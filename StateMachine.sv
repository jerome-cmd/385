==> flow/design.v <==
module StateMachine (input logic Clk, ClearA_LoadB, collision,
                output logic [7:0] keycode2);
	enum logic [5:0] {A, B, C, D, E, F, G, H, I, J, K, L, M, N, O, P, Q, R, S, T, AA, BB, CC, DD, EE, FF, GG, HH, II, JJ, KK, LL, MM, NN, OO, PP, QQ, RR, SS, TT, AAA, BA, CA, DA, EA, FA, GA, HA, IA, JA, KA, LA, MA, NA, OA, PA, QA, RA, SA, TA} curr_state, next_state;  
		always_ff @ (posedge Clk) 
		begin
				if (ClearA_LoadB) begin
					curr_state <= A;	
				end else begin
					curr_state <= next_state;
		end 
		end
	   always_comb
		begin
				next_state = curr_state; 
				keycode2 = 8'h50;	
				unique case (curr_state)
				A :    next_state = B;
            B :    next_state = C;
            C :    next_state = D;
            D :    next_state = E;
            E :    next_state = F;
				F :    next_state = G;
				G :    next_state = H;
				H :    next_state = I;
				I :    next_state = J;
				J : 	 next_state = K;
				K : 	 next_state = L;
				L : 	 next_state = M;
				M : 	 next_state = N;
				N : 	 next_state = O;
				O : 	 next_state = P;
				P : 	 next_state = Q;
				Q : 	 next_state = R;
				R : 	 next_state = S;
            S :    next_state = T;
				T:     next_state = AA;
				AA: 	next_state = BB;
				BB:	next_state = CC;
				CC:		next_state = DD;
				DD:		next_state = EE;
				EE:		next_state = FF;
				FF:		next_state = GG;
				GG:		next_state = HH;
				HH:		next_state = II;
				II:		next_state = JJ;
				JJ:		next_state = KK;
				KK:		next_state = LL;
				LL:		next_state = MM;
				MM:		next_state = NN;
				NN:		next_state = OO;
				OO:		next_state = PP;
				PP:		next_state = QQ;
				QQ:		next_state = RR;
				RR:		next_state = SS;
				SS:		next_state = TT;
				TT:		next_state = AAA;
				AAA:		next_state = BA;
				BA:		next_state = CA;
				CA:		next_state = DA;
				DA:		next_state = EA;
				EA:		next_state = FA;
				FA:		next_state = GA;
				GA:		next_state = HA;
				HA:		next_state = IA;
				IA:		next_state = JA;
				JA:		next_state = KA;
				KA:		next_state = LA;
				LA:		next_state = MA;
				MA:		next_state = NA;
				NA:		next_state = OA;
				OA:		next_state = PA;
				PA:		next_state = QA;
				QA:		next_state = RA;
				RA:		next_state = SA;
				SA:		next_state = TA;
				TA: 		next_state = A;
				endcase
				case (curr_state)
						A: 
							begin
									if(collision == 1'b0) begin
									keycode2 = 8'h4f;
									end
									else begin
									keycode2 = 8'h00;
									end
							end
						B: 
							begin
									if(collision == 1'b0) begin
									keycode2 = 8'h4f;
									end
									else begin
									keycode2 = 8'h00;
									end
							end
						C:
							begin
									if(collision == 1'b0) begin
									keycode2 = 8'h4f;
									end
									else begin
									keycode2 = 8'h00;
									end
							end
						D:
							begin
									if(collision == 1'b0) begin
									keycode2 = 8'h4f;
									end
									else begin
									keycode2 = 8'h00;
									end
							end
						E: 
							begin
									if(collision == 1'b0) begin
									keycode2 = 8'h4f;
									end
									else begin
									keycode2 = 8'h00;
									end
							end
						F:
							begin
									if(collision == 1'b0) begin
									keycode2 = 8'h4f;
									end
									else begin
									keycode2 = 8'h00;
									end
							end
						G:
							begin
									if(collision == 1'b0) begin
									keycode2 = 8'h4f;
									end
									else begin
									keycode2 = 8'h00;
									end
							end
						H: 
							begin
									if(collision == 1'b0) begin
									keycode2 = 8'h4f;
									end
									else begin
									keycode2 = 8'h00;
									end
							end
						I:
							begin
									if(collision == 1'b0) begin
									keycode2 = 8'h4f;
									end
									else begin
									keycode2 = 8'h00;
									end
							end
						J:
							begin
									if(collision == 1'b0) begin
									keycode2 = 8'h4f;
									end
									else begin
									keycode2 = 8'h00;
									end
							end
						K:
							begin
									if(collision == 1'b0) begin
									keycode2 = 8'h4f;
									end
									else begin
									keycode2 = 8'h00;
									end
							end	
						L:
							begin
									if(collision == 1'b0) begin
									keycode2 = 8'h4f;
									end
									else begin
									keycode2 = 8'h00;
									end
							end
						M:
							begin
									if(collision == 1'b0) begin
									keycode2 = 8'h4f;
									end
									else begin
									keycode2 = 8'h00;
									end
							end	
						N:
							begin
									if(collision == 1'b0) begin
									keycode2 = 8'h4f;
									end
									else begin
									keycode2 = 8'h00;
									end
							end
						O:
							begin
									if(collision == 1'b0) begin
									keycode2 = 8'h4f;
									end
									else begin
									keycode2 = 8'h00;
									end
							end
						P:
							begin
									if(collision == 1'b0) begin
									keycode2 = 8'h4f;
									end
									else begin
									keycode2 = 8'h00;
									end
							end
						Q:
							begin
									if(collision == 1'b0) begin
									keycode2 = 8'h4f;
									end
									else begin
									keycode2 = 8'h00;
									end
							end
						R:
							begin
									if(collision == 1'b0) begin
									keycode2 = 8'h4f;
									end
									else begin
									keycode2 = 8'h00;
									end
							end
						S:
							begin
									if(collision == 1'b0) begin
									keycode2 = 8'h4f;
									end
									else begin
									keycode2 = 8'h00;
									end
							end
						T:
						begin
									if(collision == 1'b0) begin
									keycode2 = 8'h4f;
									end
									else begin
									keycode2 = 8'h00;
									end
							end
	AA: 
							begin
									if(collision == 1'b0) begin
									keycode2 = 8'h4f;
									end
									else begin
									keycode2 = 8'h00;
									end
							end
						BB: 
							begin
									if(collision == 1'b0) begin
									keycode2 = 8'h4f;
									end
									else begin
									keycode2 = 8'h00;
									end
							end
						CC:
							begin
									if(collision == 1'b0) begin
									keycode2 = 8'h4f;
									end
									else begin
									keycode2 = 8'h00;
									end
							end
						DD:
							begin
									if(collision == 1'b0) begin
									keycode2 = 8'h4f;
									end
									else begin
									keycode2 = 8'h00;
									end
							end
						EE: 
							begin
									if(collision == 1'b0) begin
									keycode2 = 8'h4f;
									end
									else begin
									keycode2 = 8'h00;
									end
							end
						FF:
							begin
									if(collision == 1'b0) begin
									keycode2 = 8'h4f;
									end
									else begin
									keycode2 = 8'h00;
									end
							end
						GG:
							begin
									if(collision == 1'b0) begin
									keycode2 = 8'h4f;
									end
									else begin
									keycode2 = 8'h00;
									end
							end
						HH: 
							begin
									if(collision == 1'b0) begin
									keycode2 = 8'h4f;
									end
									else begin
									keycode2 = 8'h00;
									end
							end
						II:
							begin
									if(collision == 1'b0) begin
									keycode2 = 8'h4f;
									end
									else begin
									keycode2 = 8'h00;
									end
							end
						JJ:
							begin
									if(collision == 1'b0) begin
									keycode2 = 8'h4f;
									end
									else begin
									keycode2 = 8'h00;
									end
							end
						KK:
							begin
									if(collision == 1'b0) begin
									keycode2 = 8'h4f;
									end
									else begin
									keycode2 = 8'h00;
									end
							end	
						LL:
							begin
									if(collision == 1'b0) begin
									keycode2 = 8'h4f;
									end
									else begin
									keycode2 = 8'h00;
									end
							end
						MM:
							begin
									if(collision == 1'b0) begin
									keycode2 = 8'h4f;
									end
									else begin
									keycode2 = 8'h00;
									end
							end	
						NN:
							begin
									if(collision == 1'b0) begin
									keycode2 = 8'h4f;
									end
									else begin
									keycode2 = 8'h00;
									end
							end
						OO:
							begin
									if(collision == 1'b0) begin
									keycode2 = 8'h4f;
									end
									else begin
									keycode2 = 8'h00;
									end
							end
						PP:
							begin
									if(collision == 1'b0) begin
									keycode2 = 8'h4f;
									end
									else begin
									keycode2 = 8'h00;
									end
							end
						QQ:
							begin
									if(collision == 1'b0) begin
									keycode2 = 8'h51;
									end
									else begin
									keycode2 = 8'h00;
									end
							end
						RR:
							begin
									if(collision == 1'b0) begin
									keycode2 = 8'h51;
									end
									else begin
									keycode2 = 8'h00;
									end
							end
						SS:
							begin
									if(collision == 1'b0) begin
									keycode2 = 8'h51;
									end
									else begin
									keycode2 = 8'h00;
									end
							end
						TT:
						begin
									if(collision == 1'b0) begin
									keycode2 = 8'h51;
									end
									else begin
									keycode2 = 8'h00;
									end
							end
AAA: 
							begin
									if(collision == 1'b0) begin
									keycode2 = 8'h52;
									end
									else begin
									keycode2 = 8'h00;
									end
							end
						BA: 
							begin
									if(collision == 1'b0) begin
									keycode2 = 8'h52;
									end
									else begin
									keycode2 = 8'h00;
									end
							end
						CA:
							begin
									if(collision == 1'b0) begin
									keycode2 = 8'h52;
									end
									else begin
									keycode2 = 8'h00;
									end
							end
						DA:
							begin
									if(collision == 1'b0) begin
									keycode2 = 8'h52;
									end
									else begin
									keycode2 = 8'h00;
									end
							end
						EA: 
							begin
									if(collision == 1'b0) begin
									keycode2 = 8'h52;
									end
									else begin
									keycode2 = 8'h00;
									end
							end
						FA:
							begin
									if(collision == 1'b0) begin
									keycode2 = 8'h52;
									end
									else begin
									keycode2 = 8'h00;
									end
							end
						GA:
							begin
									if(collision == 1'b0) begin
									keycode2 = 8'h52;
									end
									else begin
									keycode2 = 8'h00;
									end
							end
						HA: 
							begin
									if(collision == 1'b0) begin
									keycode2 = 8'h52;
									end
									else begin
									keycode2 = 8'h00;
									end
							end
						IA:
							begin
									if(collision == 1'b0) begin
									keycode2 = 8'h52;
									end
									else begin
									keycode2 = 8'h00;
									end
							end
						JA:
							begin
									if(collision == 1'b0) begin
									keycode2 = 8'h52;
									end
									else begin
									keycode2 = 8'h00;
									end
							end
						KA:
							begin
									if(collision == 1'b0) begin
									keycode2 = 8'h52;
									end
									else begin
									keycode2 = 8'h00;
									end
							end	
						LA:
							begin
									if(collision == 1'b0) begin
									keycode2 = 8'h52;
									end
									else begin
									keycode2 = 8'h00;
									end
							end
						MA:
							begin
									if(collision == 1'b0) begin
									keycode2 = 8'h52;
									end
									else begin
									keycode2 = 8'h00;
									end
							end	
						NA:
							begin
									if(collision == 1'b0) begin
									keycode2 = 8'h52;
									end
									else begin
									keycode2 = 8'h00;
									end
							end
						OA:
							begin
									if(collision == 1'b0) begin
									keycode2 = 8'h52;
									end
									else begin
									keycode2 = 8'h00;
									end
							end
						PA:
							begin
									if(collision == 1'b0) begin
									keycode2 = 8'h52;
									end
									else begin
									keycode2 = 8'h00;
									end
							end
						QA:
							begin
									if(collision == 1'b0) begin
									keycode2 = 8'h52;
									end
									else begin
									keycode2 = 8'h00;
									end
							end
						RA:
							begin
									if(collision == 1'b0) begin
									keycode2 = 8'h52;
									end
									else begin
									keycode2 = 8'h00;
									end
							end
						SA:
							begin
									if(collision == 1'b0) begin
									keycode2 = 8'h52;
									end
									else begin
									keycode2 = 8'h00;
									end
							end
						TA:
						begin
									if(collision == 1'b0) begin
									keycode2 = 8'h52;
									end
									else begin
									keycode2 = 8'h00;
									end
							end
							default:
							keycode2 = 8'h50;
				endcase
		end
endmodule
# From RTL to reports: StateMachine
# Tool output for the design above, in the order of the flow.
# Lines are those of the file above, counted from 1.
# Operators: Yosys type, input widths -> output width; for muxes data width and select width s.
# Library cell names are shortened.
# The mark -- stands for no value.
# inputs
top	StateMachine
clk_port	Clk
library	sky130hd
corner	tt_025C_1v80

# Word-level counts
# Counts by Yosys on the flattened word-level netlist (proc, flatten, opt, wreduce; memories kept). Register bits leave out memories and registers merged into their read ports (data or address); mux counts leave out enables and synchronous resets folded into registers. Print and check cells are left out. Cells with the same type and inputs are merged into one.
# Yosys's memory passes give these memory sizes; they may raise the number of words (mostly to a power of two), join words into wider ones and drop unused or constant bits.
# bits
memories	1
mem_bits_ro	384
output_inout_bits	8
elab_cells	68
inputBits	3
reg_bits	0
clocked_rd_ports_x_width	6
# mem_list
memory	size	width	read_ports	write_ports	line	rtl
(name not given)	64	6	1	0	16	unique case (curr_state)
# op_classes
reduce_logical	4
equal	59
n_mux	4
# op_table
cell	n
$eq 6x6->1 const B	28
$eq 6x5->1 const B	16
$eq 6x4->1 const B	8
$reduce_or 36->1	1
$eq 6x3->1 const B	4
$pmux 7 s3	1
$mux 7	3
$reduce_or 20->1	1
$eq 6x2->1 const B	2
$eq 6x1->1 const B	1
$logic_not 6->1	1
$reduce_or 4->1	1

# Logic depth
# Yosys ltp: most cells in a row. Word level: on the elaborated netlist, between registers, memories and ports. Mapped: between sequential cells and ports; inverters and the memories' decode and read muxes count.
# logic_depth
depth_word	3
abc_area	0
ltp_mapped	5
ltp_nobuf	4

# After synthesis
# Source: synth_stat.txt of the flow (Yosys; design flattened, memories mapped). It holds for the ABC_AREA given above (unset counts as 0); a run with the other value may have another netlist.
# synth_totals
buf_cells	7
mapped_cells	52
sequential_area_um2	120.1
ff_cells	6
area_um2	465.4
# by_type
type	n	area_total_um2
dfxtp_1	6	120.115
ha_1	5	62.56
buf_4	4	30.029
a311oi_1	2	17.517
a2111oi_2	1	15.014
buf_2	3	15.014
nand2b_1	2	12.512
nor2b_1	2	12.512
nor2_1	3	11.261
or4_4	1	11.261
a32o_1	1	10.01
nand3_2	1	10.01
nor3_1	2	10.01
nor4bb_1	1	10.01
o211a_1	1	10.01
nand4b_1	1	8.758
o221ai_1	1	8.758
o31a_1	1	8.758
# Other cell types: 13; their cells: 14.

# Path before layout
# Source: OpenSTA report_checks on the synthesized netlist (no wires, ideal clock, input and output delay 20% of the period each), path of least setup slack; recovery checks are left aside. Register names are those of the netlist, which keeps one name where synthesis merged equal registers.
# synth_timing
kind	reg-to-output
startpoint	register curr_state[0]
endpoint	output keycode2[3]
arrival_time_ns	1.355
stages	6
path_buffers	1
t_first_pin_ns	0.000
path_delay_ns	1.355
clock_period_ns	2.4
required_time_ns	1.920
slack_ns	0.565
out_delay_ns	0.480
period_less_setup_slack_ns	1.835
# "path_delay_ns" is the arrival time less input delay plus setup time.
# A path that ends at an output port has no setup time.
# "stages": output pins that drive a net of the path, with the launching flip-flop's if there is one; two outputs of one cell count as two.
# "period_less_setup_slack_ns" = period - worst setup slack (recovery checks aside). The figure is calculated, with input and output delays left at 20% of the set period.
# Between the ends stands the longest chain of elaborated cells between them, by number of cells; it is not shown to be the way that was timed. Of several equally long chains one is given.
# Each line given opens the expression or statement behind the cell; cells for indexed reads and writes are added by Yosys, which also makes memories of some case tables.
# synth_between
path_cell_list	dfxtp_1 inv_1 ha_1 nor4_1 nor3_1 buf_4
elab_chain_len	3
cells_between	64
cone_lines	1
classes_between	eq/ne: 59; mux: 1; reduce/logical: 4
# synth_rtl
element	line	rtl
from (decl)	3	enum logic [5:0] {A, B, C, D, E, F, G, H, I, J, K, L, M, N, O, P, Q, R, S, T, AA, BB, CC, DD, EE, FF, GG, HH, ...
$eq 6x6->1	78	case (curr_state)
$reduce_or 20->1	--
$pmux 7 s3	78
to (decl)	2	output logic [7:0] keycode2);
# Some nets on the timed path still bear RTL names; the line given drives or declares the net.
# synth_nets
net	line
keycode2[2]	78

# Path in the finished layout
# From the final timing report of run A: the path of least setup slack in the routed layout; clock arrival at registers is part of the times.
# layout_timing
kind	reg-to-output
startpoint	register curr_state[0]
endpoint	output keycode2[1]
stages	7
t_first_pin_ns	0.24
required_time_ns	2.17
path_buffers	2
arrival_time_ns	1.91
out_delay_ns	0.54
slack_ns	0.26
clock_period_ns	2.71
# Between the ends stands the longest chain of elaborated cells between them, by number of cells; it is not shown to be the way that was timed. Of several equally long chains one is given.
# layout_between
path_cell_list	dfxtp_2 inv_1 ha_1 nor4_4 buf_4 a311oi_1 clkdlybuf4s50_1
elab_chain_len	3
cells_between	64
cone_lines	1
classes_between	eq/ne: 59; mux: 1; reduce/logical: 4
# layout_rtl
element	line	rtl
from (decl)	3	enum logic [5:0] {A, B, C, D, E, F, G, H, I, J, K, L, M, N, O, P, Q, R, S, T, AA, BB, CC, DD, EE, FF, GG, HH, ...
$eq 6x6->1	78	case (curr_state)
$reduce_or 20->1	--
$pmux 7 s3	78
to (decl)	2	output logic [7:0] keycode2);

# StateMachine through Yosys and OpenROAD on sky130hd: 2 stored runs, unordered, with their settings and measured results. The constraints put input and output delay at 20% of the set period each and load the outputs with 0.01 pF.
# "achievedPeriod_ns": clock period set for the run, less the worst setup slack. It is reckoned from that one timing run; input and output delays stay at 20% of the period that was set.
# A setting shown as -- is not set for that run.
stored run	period_ns	CORE_UTILIZATION	SETUP_SLACK_MARGIN	PLACE_DENSITY_LB_ADDON	HOLD_SLACK_MARGIN	CORE_ASPECT_RATIO	CORE_MARGIN	CELL_PAD_IN_SITES_GLOBAL_PLACEMENT	CELL_PAD_IN_SITES_DETAIL_PLACEMENT	TNS_END_PERCENT	GPL_TIMING_DRIVEN	CTS_CLUSTER_SIZE	CAP_MARGIN	MAX_ROUTING_LAYER	SLEW_MARGIN	ABC_AREA	CTS_CLUSTER_DIAMETER	setupTns_ns	finish.stdcell_area_um2	hold_ws_ns	design.die.area_um2	final_setup_ws_ns	achievedPeriod_ns	ys_area_um2
run A	2.71	34	0.33	0.17	0.17	1.52	2	3	0	25	0	20	5	met5	20	--	--	0.000	629.4	0.459	1687.4	0.260	2.450	465.4
run B	1.61	33	0.15	0.18	0.02	--	2	--	1	--	1	--	20	--	25	1	187	-0.625	723.2	0.596	1617.7	-0.139	1.749	432.9
